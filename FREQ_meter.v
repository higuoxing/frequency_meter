==> flow/design.v <==
`timescale 1ns / 1ps
module FREQ_measure(
    input wire clk_200M,           
    input wire rst_n,
    input wire sig_in,
    output reg [31:0] sig_freq_cnt_buf,
    output reg [31:0] ref_clk_cnt_buf
    );
    parameter max_ref_gate_cnt = 199_999_999;
    parameter max_ref_clk_100MHz_cnt = 0;
    reg [31:0] ref_gate_cnt;
    reg [31:0] sig_freq_cnt;
    reg sig_in_pos_detect_r0;
    reg sig_in_pos_detect_r1;
    wire sig_in_pos_detect;
    wire sig_in_neg_detect;
    reg ref_gate;
    reg ref_gate_pos_detect_r0;
    reg ref_gate_pos_detect_r1;
    wire ref_gate_pos_detect;
    wire ref_gate_neg_detect;
    reg real_gate;
    reg real_gate_pos_detect_r0;
    reg real_gate_pos_detect_r1;
    wire real_gate_neg_detect;
    reg ref_clk_100MHz;
    reg [31:0] ref_clk_100MHz_cnt;
    reg ref_clk_100MHz_pos_detect_r0;
    reg ref_clk_100MHz_pos_detect_r1;
    wire ref_clk_100MHz_pos_detect;
    reg [31:0] ref_clk_cnt;
    reg buffer_done;
    reg [31:0] buffer_done_cnt;
    initial begin
        sig_freq_cnt <= 32'd0;
        sig_freq_cnt_buf <= 32'd0;
        ref_clk_100MHz <= 1'b0;
        ref_clk_100MHz_cnt <= 32'd0;
        ref_clk_cnt <= 32'd0;
        ref_clk_cnt_buf <= 32'd0;
        ref_gate <= 1'b0;
        ref_gate_cnt <= 32'd0;
        ref_gate_pos_detect_r0 <= 1'b0;
        ref_gate_pos_detect_r1 <= 1'b0;
        real_gate <= 1'b0;
        real_gate_pos_detect_r0 <= 1'b0;
        real_gate_pos_detect_r1 <= 1'b0;
        sig_in_pos_detect_r0 <= 1'b0;
        sig_in_pos_detect_r1 <= 1'b0;
        buffer_done <= 1'b0;
        buffer_done_cnt <= 32'd0;
    end
    always @ (posedge clk_200M or negedge rst_n) begin
        if (!rst_n) begin
            ref_gate <= 1'b0;
            ref_gate_cnt <= 32'd0;
        end
        else if (ref_gate_cnt == max_ref_gate_cnt) begin
            ref_gate <= ~ ref_gate;
            ref_gate_cnt <= 32'd0;
        end
        else ref_gate_cnt <= ref_gate_cnt + 1;
    end
    always @ (posedge clk_200M) ref_clk_100MHz <= ~ ref_clk_100MHz;
    assign sig_in_pos_detect = (sig_in_pos_detect_r0 && 
                               !sig_in_pos_detect_r1) ? 1'b1: 1'b0;
    assign sig_in_neg_detect = (!sig_in_pos_detect_r0 &&
                                sig_in_pos_detect_r1) ? 1'b1: 1'b0;
    always @ (posedge clk_200M or negedge rst_n) begin
        if (!rst_n) begin
            sig_in_pos_detect_r0 <= 1'b0;
            sig_in_pos_detect_r1 <= 1'b0;
        end
        else begin
            sig_in_pos_detect_r0 <= sig_in;
            sig_in_pos_detect_r1 <= sig_in_pos_detect_r0;
        end
    end
    assign ref_clk_100MHz_pos_detect = (ref_clk_100MHz_pos_detect_r0 &&
                                      !ref_clk_100MHz_pos_detect_r1) ? 1'b1: 1'b0;
    always @ (posedge clk_200M or negedge rst_n) begin
        if (!rst_n) begin
            ref_clk_100MHz_pos_detect_r0 <= 1'b0;
            ref_clk_100MHz_pos_detect_r1 <= 1'b0;
        end
        else begin
            ref_clk_100MHz_pos_detect_r0 <= ref_clk_100MHz;
            ref_clk_100MHz_pos_detect_r1 <= ref_clk_100MHz_pos_detect_r0;
        end
    end
    assign ref_gate_pos_detect = (ref_gate_pos_detect_r0 &&
                                        !ref_gate_pos_detect_r1) ? 1'b1: 1'b0;
    assign ref_gate_neg_detect = (!ref_gate_pos_detect_r0 &&
                                        ref_gate_pos_detect_r1) ? 1'b1: 1'b0;                                       
    always @ (posedge clk_200M or negedge rst_n) begin
        if (!rst_n) begin
            ref_gate_pos_detect_r0 <= 1'b0;
            ref_gate_pos_detect_r1 <= 1'b0;
        end
        else begin
            ref_gate_pos_detect_r0 <= ref_gate;
            ref_gate_pos_detect_r1 <= ref_gate_pos_detect_r0;
        end
    end
    always @ (posedge clk_200M or negedge rst_n) begin
        if (!rst_n) begin
            real_gate <= 1'b0;
        end
        else if (ref_gate && sig_in_pos_detect) begin
            real_gate <= 1'b1;
        end
        else if (!ref_gate && sig_in_pos_detect) begin
            real_gate <= 1'b0;
        end
        else real_gate <= real_gate;
    end
    assign real_gate_neg_detect =  (!real_gate_pos_detect_r0 && 
                                    real_gate_pos_detect_r1) ? 1'b1: 1'b0;
    always @ (posedge clk_200M or negedge rst_n) begin
        if (!rst_n) begin
            real_gate_pos_detect_r0 <= 1'b0;
            real_gate_pos_detect_r1 <= 1'b0;
        end
        else begin
            real_gate_pos_detect_r0 <= real_gate;
            real_gate_pos_detect_r1 <= real_gate_pos_detect_r0;
        end
    end
    always @ (posedge clk_200M or negedge rst_n) begin
        if (!rst_n) begin
            ref_clk_cnt <= 32'd0;
        end
        else if (real_gate && ref_clk_100MHz_pos_detect) begin
            ref_clk_cnt <= ref_clk_cnt + 1;
        end
        else if (!real_gate && buffer_done) begin
            ref_clk_cnt <= 32'd0;
        end
        else ref_clk_cnt <= ref_clk_cnt;
    end
    always @ (posedge clk_200M or negedge rst_n) begin
        if (!rst_n) begin
            sig_freq_cnt <= 32'd0;
        end
        else if (real_gate && sig_in_pos_detect) begin
            sig_freq_cnt <= sig_freq_cnt + 1;
        end
        else if (!real_gate && buffer_done ) begin
            sig_freq_cnt <= 32'd0;
        end
        else sig_freq_cnt <= sig_freq_cnt;
    end
    always @ (posedge clk_200M or negedge rst_n) begin
        if (!rst_n) begin
            buffer_done <= 1'b0;
            buffer_done_cnt <= 32'd0;
        end
        else if (!real_gate && buffer_done_cnt != 20) begin
            buffer_done_cnt <= buffer_done_cnt + 1;
            buffer_done <= 1'b0;
        end
        else if (!real_gate && buffer_done_cnt == 20) begin
            buffer_done_cnt <= buffer_done_cnt;
            buffer_done <= 1'b1;
        end
        else if (real_gate) begin
            buffer_done_cnt <= 32'd0;
            buffer_done <= 1'b0;
        end
        else begin
            buffer_done <= buffer_done;
            buffer_done_cnt <= buffer_done_cnt;
        end
    end
    always @ (posedge clk_200M or negedge rst_n) begin
        if (!rst_n) begin
            sig_freq_cnt_buf <= 32'd0;
            ref_clk_cnt_buf <= 32'd0;
        end
        else if (real_gate_neg_detect) begin
            sig_freq_cnt_buf <= sig_freq_cnt;
            ref_clk_cnt_buf <= ref_clk_cnt;
        end
        else begin
            sig_freq_cnt_buf <= sig_freq_cnt_buf;
            ref_clk_cnt_buf <= ref_clk_cnt_buf;
        end
    end
endmodule
Tool chain data of FREQ_measure
What the tools print for FREQ_measure, step after step. Line numbers count from 1 in the design file above. Operators carry their Yosys type and port widths (W data, S select, Z words). Library cell names are shortened. The mark - stands for no value.

Top module: FREQ_measure. Clock: clk_200M. Library: sky130hd. Library corner: tt_025C_1v80.

Elaborated design
Source: Yosys, flattened and elaborated, memories not mapped. Widths are those after wreduce. Registers that Yosys merges into a memory's read port (data or address) are not register bits. Print and check cells do not count. Equal cells are merged and count once.

Under register bits after elaboration stands 202. Under bits of input ports stands 3. The figure for output and inout bits is 64. Cells after elaboration: 62.

$add $sub $neg: 4. For equal/unequal tests the number is 4. Under multiplexer cells stands 15. Under bitwise operators stands 2. The figure for reductions and logical operators is 21.

Operators with widths (count): $mux W32 (7); $add A32 B1 Y32 const B (4); $eq A32 B28 Y1 const B (1); $eq A32 B5 Y1 const B (1); $ne A32 B5 Y1 const B (1); $logic_and A1 B1 Y1 (10); $reduce_bool A2 Y1 (4); $mux W1 (8); $logic_not A1 Y1 (5); $reduce_bool A3 Y1 (1); $not A1 Y1 (2); $ne A2 B2 Y1 const B (1); $reduce_and A2 Y1 (1).

Depth
Longest topological path by Yosys (ltp), each cell counted once; first at word level (registers and memories cut), then after technology mapping (sequential cells cut; the memories' decode and read muxes count).

The figure for word-level depth is 6. The entry for ABC_AREA reads 0. The figure for depth in mapped cells is 7. Mapped depth without buffers: 6.

Mapped cells and area
Source: synth_stat.txt of the flow (Yosys; design flattened, memories mapped). It holds for the ABC_AREA given above (unset counts as 0); a run with the other value may have another netlist.

The entry for cells in the netlist reads 851. For cell area after synthesis the number is 9300.2 µm². The figure for flip-flop cells is 202. Under buffers stands 37.

Cell types: dfrtp_1 (count 201, area in all 5.03E+03 µm²); mux2_2 (count 62, area in all 698.17 µm²); mux2i_1 (count 42, area in all 420.403 µm²); nand4_1 (count 51, area in all 319.056 µm²); nand2_1 (count 84, area in all 315.302 µm²); nand3_1 (count 53, area in all 265.254 µm²); o21ai_0 (count 38, area in all 190.182 µm²); or4_1 (count 23, area in all 172.666 µm²); a21oi_1 (count 33, area in all 165.158 µm²); and4_1 (count 18, area in all 157.651 µm²); o31ai_1 (count 21, area in all 157.651 µm²); xor2_1 (count 17, area in all 148.893 µm²); nor4_1 (count 20, area in all 125.12 µm²); clkbuf_1 (count 33, area in all 123.869 µm²); xnor2_1 (count 11, area in all 96.342 µm²); nor2_1 (count 25, area in all 93.84 µm²); and3_1 (count 13, area in all 81.328 µm²); or3_1 (count 13, area in all 81.328 µm²).

Other cell types: 23; their cells: 93.

Worst setup path after synthesis
Path of least setup slack by OpenSTA after synthesis, without wires, with an ideal clock, recovery checks aside; 20% of the period is set as input and as output delay. Where synthesis merged equal registers, the netlist keeps one of their names.

Path kind: register -> register. Start point: reg buffer_done_cnt[9]. End point: reg buffer_done_cnt[24]. Under period stands 2.49 ns. For library setup time the number is 0.078 ns. The entry for time at the first pin reads 0.000 ns. For arrival time the number is 1.953 ns. Required time: 2.412 ns. For path slack the number is 0.459 ns. The entry for path delay reads 2.031 ns. For driving pins on the path the number is 8. The entry for path buffers reads 3. The figure for synthesis period reached is 2.031 ns.

"path delay" = arrival - input delay + setup time. "driving pins on the path" counts driving pins, that of a launching flip-flop among them; a cell with two outputs on the path counts twice. "synthesis period reached" is the clock period less the worst setup slack; recovery checks do not enter. This is arithmetic on one report: input and output delays are still those of the set period (20% each). The rows between start and end are the longest chain of elaborated cells between them; the timing report does not say that the signal goes this way. Where chains are equally long, one stands for them. Each line given opens the expression or statement behind the cell; cells for indexed reads and writes are added by Yosys, which also makes memories of some case tables. At most two assigning lines are given for a register; there are more.

Cells stage by stage: dfrtp_1 buf_2 nand4_2 or4_1 buf_2 buf_6 or4_1 a21oi_1. The entry for cells in the longest elaborated chain reads 4. The figure for elaborated cells on any way between the ends is 10. The figure for source lines of those cells is 3.

Ends and longest elaborated chain, post-synthesis: start: declaration (RTL line 33) `reg [31:0] buffer_done_cnt;`; start: assignment (RTL line 159) `buffer_done_cnt <= buffer_done_cnt + 1;`; start: assignment (RTL line 163) `buffer_done_cnt <= buffer_done_cnt;`; $eq A32 B5 Y1 (RTL line 162) `else if (!real_gate && buffer_done_cnt == 20) begin`; $logic_and A1 B1 Y1 (RTL line 162); $mux W32 (RTL line 162); $mux W32 (RTL line 158) `else if (!real_gate && buffer_done_cnt != 20) begin`; end: assignment (RTL line 159); end: assignment (RTL line 163); end: declaration (RTL line 33).

Worst path after layout
From the final timing report of flow run 1: the path of least setup slack in the routed layout; clock arrival at registers is part of the times.

Path kind: register -> register. Start point: reg real_gate. End point: reg sig_freq_cnt[21]. Under period stands 3.25 ns. For library setup time the number is 0.14 ns. The entry for time at the first pin reads 0.49 ns. For arrival time the number is 2.80 ns. Required time: 3.61 ns. For path slack the number is 0.81 ns. For driving pins on the path the number is 5. The entry for path buffers reads 0.

The rows between start and end are the longest chain of elaborated cells between them; the timing report does not say that the signal goes this way. Where chains are equally long, one stands for them. At most two assigning lines are given for a register; there are more.

Cells stage by stage: dfrtp_1 nand3b_1 or4_1 o311ai_0 o31ai_1. The entry for cells in the longest elaborated chain reads 4. The figure for elaborated cells on any way between the ends is 6.

Ends and longest elaborated chain, after layout: start: declaration (RTL line 22) `reg real_gate;`; start: assignment (RTL line 107) `real_gate <= 1'b0;`; start: assignment (RTL line 115) `else real_gate <= real_gate;`; $logic_not A1 Y1 (RTL line 148) `else if (!real_gate && buffer_done ) begin`; $logic_and A1 B1 Y1 (RTL line 148); $mux W32 (RTL line 148); $mux W32 (RTL line 145) `else if (real_gate && sig_in_pos_detect) begin`; end: assignment (RTL line 146) `sig_freq_cnt <= sig_freq_cnt + 1;`; end: assignment (RTL line 151) `else sig_freq_cnt <= sig_freq_cnt;`; end: declaration (RTL line 12) `reg [31:0] sig_freq_cnt;`.

Subject: FREQ_measure on sky130hd, stored results

Hello all,

Design FREQ_measure on sky130hd. What follows are 2 stored runs of the flow, each under its own settings; their order means nothing. The constraints put input and output delay at 20% of the set period each and load the outputs with 0.01 pF. "period achieved" = clock period - worst setup slack. The figure is calculated, with input and output delays left at 20% of the set period. "worst path time" is the time allowed to the run's worst setup path (the clock period less input and output delay, where it has them) less its slack. Clock arrival times count: a late capture clock shortens it, a late launch clock lengthens it. By "total power of the final layout" is meant OpenSTA's value without simulated activity: inputs other than the clock are taken to toggle once in ten clock periods, and the tool carries that through the logic.

Flow run 1 has these settings: period_ns 3.25; CORE_UTILIZATION 58; SETUP_SLACK_MARGIN -0.2; PLACE_DENSITY_LB_ADDON 0.26; CORE_MARGIN 9; CELL_PAD_IN_SITES_GLOBAL_PLACEMENT 1; GPL_ROUTABILITY_DRIVEN 0; CTS_CLUSTER_SIZE 51; MAX_ROUTING_LAYER met5; CAP_MARGIN 20; SLEW_MARGIN 20. The setup slack of the worst path reads 0.813 ns. The measured period achieved is 2.437 ns. For the die footprint the run shows 20917.8 µm². The total power of the final layout is 4908 uW. The standard-cell area of the final layout reads 10904.2 µm². The summed negative setup slack stands at 0.000 ns. The area of the synthesized netlist reads 9300.2 µm². The worst path time stands at 2.44 ns. Critical path kind: register -> register. The utilization after routing comes to 0.707.

Flow run 2 has these settings: period_ns 2.86; CORE_UTILIZATION 47; PLACE_DENSITY 0.42; CORE_MARGIN 4; TNS_END_PERCENT 40; CTS_CLUSTER_DIAMETER 387; CAP_MARGIN 10; SLEW_MARGIN 20. The setup slack of the worst path reads 0.594 ns. The measured period achieved is 2.266 ns. For the die footprint the run shows 22102.8 µm². The total power of the final layout is 5726 uW. The standard-cell area of the final layout reads 11061.9 µm². The summed negative setup slack stands at 0.000 ns. The area of the synthesized netlist reads 9300.2 µm². The worst path time stands at 2.27 ns. Critical path kind: register -> register. The utilization after routing comes to 0.568.

Thanks
