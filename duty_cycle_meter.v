==> flow/design.v <==
`timescale 1ns / 1ps
module duty_cycle_meter(
	input wire sys_clk,
	input wire rst_n,
	input wire sig_in,
	output reg [31:0] sig_in_high_cnt_buf,
	output reg [31:0] sig_in_low_cnt_buf
	);
	parameter max_clk_1_2Hz_cnt = 399_999_999;
	reg [31:0] clk_1_2Hz_cnt;
	reg ref_clk_1_2Hz;
	reg sig_in_r;
	reg ref_clk_1_2Hz_pos_detect_r0;
	reg ref_clk_1_2Hz_pos_detect_r1;
	wire ref_clk_1_2Hz_pos_detect;
	wire ref_clk_1_2Hz_neg_detect;
	reg [31:0] sig_in_high_cnt;
	reg [31:0] sig_in_low_cnt;
	reg buffer_done;
	reg [31:0] buffer_done_cnt;
	initial begin
		sig_in_r <= 1'b0;
		sig_in_high_cnt_buf <= 32'd0;
		sig_in_low_cnt_buf  <= 32'd0;
		ref_clk_1_2Hz <= 1'b0;
		clk_1_2Hz_cnt <= 1'b0;
		ref_clk_1_2Hz_pos_detect_r0 <= 1'b0;
		ref_clk_1_2Hz_pos_detect_r1 <= 1'b0;
		sig_in_high_cnt <= 32'd0;
		sig_in_low_cnt <= 32'd0;
		buffer_done <= 1'b0;
		buffer_done_cnt <= 32'd0;
	end
	always @ (posedge sys_clk or negedge rst_n) begin
	    if (!rst_n) begin
	        clk_1_2Hz_cnt <= 32'd0;
	        ref_clk_1_2Hz <= 1'b0;
	    end
	    else begin
	        if (clk_1_2Hz_cnt == max_clk_1_2Hz_cnt) begin
	            ref_clk_1_2Hz <= ~ ref_clk_1_2Hz;
	            clk_1_2Hz_cnt <= 32'd0;
	        end
	        else clk_1_2Hz_cnt <= clk_1_2Hz_cnt + 1;
	    end
	end
	assign ref_clk_1_2Hz_pos_detect = (ref_clk_1_2Hz_pos_detect_r0 &&
	                         !ref_clk_1_2Hz_pos_detect_r1) ? 1'b1: 1'b0;
	assign ref_clk_1_2Hz_neg_detect = (!ref_clk_1_2Hz_pos_detect_r0 &&
	                         ref_clk_1_2Hz_pos_detect_r1) ? 1'b1: 1'b0;                        
	always @ (posedge sys_clk or negedge rst_n) begin
	    if (!rst_n) begin
	            ref_clk_1_2Hz_pos_detect_r0 <= 1'b0;
	            ref_clk_1_2Hz_pos_detect_r1 <= 1'b0;
	    end
	    else begin
	        ref_clk_1_2Hz_pos_detect_r0 <= ref_clk_1_2Hz;
	        ref_clk_1_2Hz_pos_detect_r1 <= ref_clk_1_2Hz_pos_detect_r0;
	    end
	end
	reg sig_in_pos_detect_r0 = 1'b0;
	reg sig_in_pos_detect_r1 = 1'b0;
	wire sig_in_pos_detect;
	assign sig_in_pos_detect = (sig_in_pos_detect_r0 && 
	                        !sig_in_pos_detect_r1) ? 1'b1: 1'b0;
	always @ (posedge sys_clk or negedge rst_n) begin
	    if (!rst_n) begin
	        sig_in_pos_detect_r0 <= 1'b0;
	        sig_in_pos_detect_r1 <= 1'b0;
	    end
	    else begin
	        sig_in_pos_detect_r0 <= sig_in;
	        sig_in_pos_detect_r1 <= sig_in_pos_detect_r0;
	    end
	end
	reg sig_in_neg_detect_r0 = 1'b0;
	reg sig_in_neg_detect_r1 = 1'b0;
	wire sig_in_neg_detect;
	assign sig_in_neg_detect = (!sig_in_pos_detect_r0 && 
	                         sig_in_pos_detect_r1) ? 1'b1: 1'b0;
	always @ (posedge sys_clk or negedge rst_n) begin
	    if (!rst_n) begin
	        sig_in_neg_detect_r0 <= 1'b0;
	        sig_in_neg_detect_r1 <= 1'b0;
	    end
	    else begin
	        sig_in_neg_detect_r0 <= sig_in;
	        sig_in_neg_detect_r1 <= sig_in_neg_detect_r0;
	    end
	end
	always @ (posedge sys_clk or negedge rst_n) begin
		if (!rst_n) begin
			sig_in_r <= 1'b0;
		end
		else if (sig_in_pos_detect) begin
			sig_in_r <= 1'b1;
		end
		else if (sig_in_neg_detect) begin
			sig_in_r <= 1'b0;
		end
		else sig_in_r <= sig_in_r;
	end
	always @ (posedge sys_clk or negedge rst_n) begin
		if (!rst_n) begin
			sig_in_high_cnt <= 32'd0;
		end
		else begin
			if (ref_clk_1_2Hz && sig_in_r) begin
				sig_in_high_cnt <= sig_in_high_cnt + 1;
			end
			else if (!ref_clk_1_2Hz && buffer_done) begin
				sig_in_high_cnt <= 32'd0;
			end
			else sig_in_high_cnt <= sig_in_high_cnt;
		end
	end
	always @ (posedge sys_clk or negedge rst_n) begin
		if (!rst_n) begin
			sig_in_low_cnt <= 32'd0;
		end
		else begin
			if (ref_clk_1_2Hz && !sig_in_r) begin
				sig_in_low_cnt <= sig_in_low_cnt + 1;
			end
			else if (!ref_clk_1_2Hz && buffer_done) begin
				sig_in_low_cnt <= 32'd0;
			end
			else sig_in_low_cnt <= sig_in_low_cnt;
		end
	end
    always @ (posedge sys_clk or negedge rst_n) begin
		if (!rst_n) begin
			buffer_done <= 1'b0;
			buffer_done_cnt <= 32'd0;
		end
		else if (!ref_clk_1_2Hz && buffer_done_cnt != 10) begin
			buffer_done_cnt <= buffer_done_cnt + 1;
			buffer_done <= 1'b0;
		end
		else if (!ref_clk_1_2Hz && buffer_done_cnt == 10) begin
			buffer_done <= 1'b1;
			buffer_done_cnt <= buffer_done_cnt;
		end
		else if (ref_clk_1_2Hz) begin
			buffer_done_cnt <= 32'd0;
			buffer_done <= 1'b0;
		end
	end
    always @ (posedge sys_clk or negedge rst_n) begin
	    if (!rst_n) begin
	        sig_in_high_cnt_buf <= 32'd0;
	        sig_in_low_cnt_buf <= 32'd0;
	    end
	    else begin
	        if (ref_clk_1_2Hz_neg_detect) begin
	            sig_in_high_cnt_buf <= sig_in_high_cnt;
	            sig_in_low_cnt_buf <= sig_in_low_cnt;
	        end
	        else begin
	            sig_in_high_cnt_buf <= sig_in_high_cnt_buf;
	            sig_in_low_cnt_buf <= sig_in_low_cnt_buf;
	        end
	    end
	end
endmodule
# Reports on duty_cycle_meter
# The steps from the RTL of duty_cycle_meter to its reports follow in flow order.
# Lines are those of the file above, counted from 1.
# Library cell names are shortened.
# Not given: n/a
# inputs
top_module	duty_cycle_meter
clock	sys_clk
cell_library	sky130hd
lib_corner	tt_025C_1v80

# After elaboration
# Counts by Yosys on the flattened word-level netlist (proc, flatten, opt, wreduce; memories kept). Register bits leave out memories and registers merged into their read ports (data or address). Print and check cells are left out. Cells with the same type and inputs are merged into one.
# word_totals
ff_bits	199
out_inout_bits	64
in_bits	3
word_cells	56
# classes
muxes	15
reduce_logical	19
bitwise	1
n_addsub	4
equal	4
# ops
cell	n
two-way mux 32 bit	7
adder 32 x 1 -> 32 bit (second input constant)	4
equality test 32 x 29 -> 1 bit (second input constant)	1
equality test 32 x 4 -> 1 bit (second input constant)	1
!= test 32 x 4 -> 1 bit (second input constant)	1
logical AND 1 bit	8
nonzero test 2 bit	4
two-way mux 1 bit	8
zero test 1 bit	5
nonzero test 3 bit	1
!= test 2 bit (second input constant)	1
AND reduction 2 bit	1
inverter 1 bit	1

# Depth
# Longest topological path by Yosys (ltp), each cell counted once; first at word level (registers and memories cut), then after technology mapping (sequential cells cut; the memories' decode and read muxes count).
# depth
ltp_word	5
abc_area	0
mapped_depth	7
mapped_depth_nobuf	6

# Synthesis result
# Source: synth_stat.txt of the flow (Yosys; design flattened, memories mapped). It holds for the ABC_AREA given above (unset counts as 0); a run with the other value may have another netlist.
# types
cell	n	area_total_um2
dfrtp_1	199	4.98E+03
mux2_2	64	720.691
mux2i_1	48	480.461
nand2_1	97	364.099
nand3_1	55	275.264
nand4_1	42	262.752
o31ai_1	23	172.666
xor2_1	19	166.41
a21oi_1	32	160.154
or4_1	21	157.651
and4_1	15	131.376
o21ai_0	26	130.125
and3_1	19	118.864
clkbuf_1	29	108.854
nor2_1	27	101.347
nor4_1	14	87.584
xnor2_1	10	87.584
ha_1	6	75.072
# Not listed: further types 24, cells in them 84.
# synth_totals
synth_area_mm2	0.0091463
buffers	36
stdcells	830
ff_cells	199
seqArea_mm2	0.0049798

# Path before layout
# OpenSTA on the mapped netlist: ideal clock, no wires. The path of least setup slack (recovery checks aside). Input and output delay are each 20% of the period. Register names are those of the netlist, which keeps one name where synthesis merged equal registers.
# synth_path
path_type	register to register
startpoint	reg clk_1_2Hz_cnt[0]
endpoint	reg clk_1_2Hz_cnt[15]
setup_ns	0.132
driving_pins	8
arrival_time_ns	1.802
slack_ns	1.016
delay_ns	1.934
period_ns	2.95
period_less_setup_slack_ns	1.934
# "delay_ns" = arrival - input delay + setup time.
# "driving_pins" counts driving pins, that of a launching flip-flop among them; a cell with two outputs on the path counts twice.
# "period_less_setup_slack_ns" = period - worst setup slack (recovery checks aside). The figure is calculated, with input and output delays left at 20% of the set period.
# Between the ends stands the longest chain of elaborated cells between them, by number of cells; it is not shown to be the way that was timed. Of several equally long chains one is given.
# A line is the first line of the expression or statement that the cell stems from. Yosys adds cells for indexed reads and writes and turns some case tables into memories.
# A register here has more assigning lines than the two given.
# synth_via
cell_sequence	dfrtp_1 -> ha_1 -> and3_1 -> clkbuf_1 -> nand3_1 -> nor3_2 -> clkbuf_1 -> nor2_1
elab_chain_len	2
# synth_rtl
item	line	source
from (decl)	10	reg [31:0] clk_1_2Hz_cnt;
from (assign)	36	clk_1_2Hz_cnt <= 32'd0;
from (assign)	44	else clk_1_2Hz_cnt <= clk_1_2Hz_cnt + 1;
adder 32 x 1 -> 32 bit	44
two-way mux 32 bit	40	if (clk_1_2Hz_cnt == max_clk_1_2Hz_cnt) begin
to (assign)	42	clk_1_2Hz_cnt <= 32'd0;
to (assign)	44
to (decl)	10

# Worst path after layout
# From the final timing report of record 1: the path of least setup slack in the routed layout; clock arrival at registers is part of the times.
# layout_path
path_type	register to register
startpoint	reg buffer_done_cnt[6]
endpoint	reg buffer_done_cnt[29]
arrival_time_ns	2.50
driving_pins	7
setup_ns	0.08
period_ns	2.11
slack_ns	-0.04
# Between the ends stands the longest chain of elaborated cells between them, by number of cells; it is not shown to be the way that was timed. Of several equally long chains one is given.
# A register here has more assigning lines than the two given.
# layout_via
cell_sequence	dfrtp_1 -> and4_1 -> clkbuf_1 -> nand4_1 -> buf_2 -> or4_1 -> a21oi_1
elab_chain_len	4
# layout_rtl
item	line	source
from (decl)	20	reg [31:0] buffer_done_cnt;
from (assign)	137	buffer_done_cnt <= buffer_done_cnt + 1;
from (assign)	142	buffer_done_cnt <= buffer_done_cnt;
equality test 32 x 4 -> 1 bit	140	else if (!ref_clk_1_2Hz && buffer_done_cnt == 10) begin
logical AND 1 bit	140
two-way mux 32 bit	140
two-way mux 32 bit	136	else if (!ref_clk_1_2Hz && buffer_done_cnt != 10) begin
to (assign)	137
to (assign)	142
to (decl)	20

Lab notebook: duty_cycle_meter

Module duty_cycle_meter, platform sky130hd: 2 stored runs of the flow (Yosys, OpenROAD) with differing settings, in no particular order. Input and output delays are each 20% of the period that was set; the output load is 0.01 pF.
By "period_reached_ns" is meant the clock period of the run minus its worst setup slack. This is arithmetic on one report: input and output delays are still those of the set period (20% each).
"worst_path_ns" means the part of the period allowed to the worst setup path (the constraints hold back 20% at inputs and 20% at outputs) less its slack; where the path has registers, the arrival times of their clocks count too.
"fin_power_uw": no workload was simulated; the value follows from the tool's default switching activity.

Record 1, flow files:
==> flow/run.sh <==
#!/bin/bash
# the make line also repeats the synthesis and layout settings of config.mk as NAME=value (left out here)
make -C /OpenROAD-flow-scripts/flow DESIGN_CONFIG=/design/flow/config.mk WORK_HOME=/design/flow/orfs CLKGATE_MAP_FILE= finish
==> flow/config.mk <==
export PLATFORM = sky130hd
export DESIGN_NAME = duty_cycle_meter
export DESIGN_NICKNAME = duty_cycle_meter
export VERILOG_FILES = /design/flow/design.v
export SDC_FILE = /design/flow/constraint.sdc
export NUM_CORES = 4
export LEC_CHECK = 0
export CAP_MARGIN = 20
export CORE_MARGIN = 2
export CORE_UTILIZATION = 43
export GPL_TIMING_DRIVEN = 0
export HOLD_SLACK_MARGIN = 0.04
export MAX_ROUTING_LAYER = met5
export MIN_ROUTING_LAYER = met2
export PLACE_DENSITY_LB_ADDON = 0.16
export SLEW_MARGIN = 15
export TNS_END_PERCENT = 5
==> flow/constraint.sdc <==
create_clock -name core_clock -period 2.11 [get_ports {sys_clk}]
set_input_delay 0.4220 -clock core_clock [delete_from_list [all_inputs] [get_ports {sys_clk}]]
set_output_delay 0.4220 -clock core_clock [all_outputs]
set_load 0.01 [all_outputs]

==> results of record 1, as CSV <==
result,value
worst_path_ns,2.15
worst_path_kind,"register to register"
fin_power_uw,7252
post_route_stdcell_area_mm2,0.010953
setup_worst_slack_ns,-0.043
finalUtil_pct,52.3
yosys_chip_area_mm2,0.0091463
setupTns_ns,-0.059
period_reached_ns,2.153
final_die_area_mm2,0.0224535

Record 2, flow files:
==> flow/run.sh <==
#!/bin/bash
# the make line also repeats the synthesis and layout settings of config.mk as NAME=value (left out here)
make -C /OpenROAD-flow-scripts/flow DESIGN_CONFIG=/design/flow/config.mk WORK_HOME=/design/flow/orfs CLKGATE_MAP_FILE= finish
==> flow/config.mk <==
export PLATFORM = sky130hd
export DESIGN_NAME = duty_cycle_meter
export DESIGN_NICKNAME = duty_cycle_meter
export VERILOG_FILES = /design/flow/design.v
export SDC_FILE = /design/flow/constraint.sdc
export NUM_CORES = 4
export LEC_CHECK = 0
export CAP_MARGIN = 20
export CORE_MARGIN = 2
export CORE_UTILIZATION = 40
export SLEW_MARGIN = 20
==> flow/constraint.sdc <==
create_clock -name core_clock -period 2.54 [get_ports {sys_clk}]
set_input_delay 0.5080 -clock core_clock [delete_from_list [all_inputs] [get_ports {sys_clk}]]
set_output_delay 0.5080 -clock core_clock [all_outputs]
set_load 0.01 [all_outputs]

==> results of record 2, as CSV <==
result,value
worst_path_ns,2.21
worst_path_kind,"register to register"
fin_power_uw,5969
post_route_stdcell_area_mm2,0.0108216
setup_worst_slack_ns,0.327
finalUtil_pct,47.9
yosys_chip_area_mm2,0.0091463
setupTns_ns,0.000
period_reached_ns,2.213
final_die_area_mm2,0.0240917
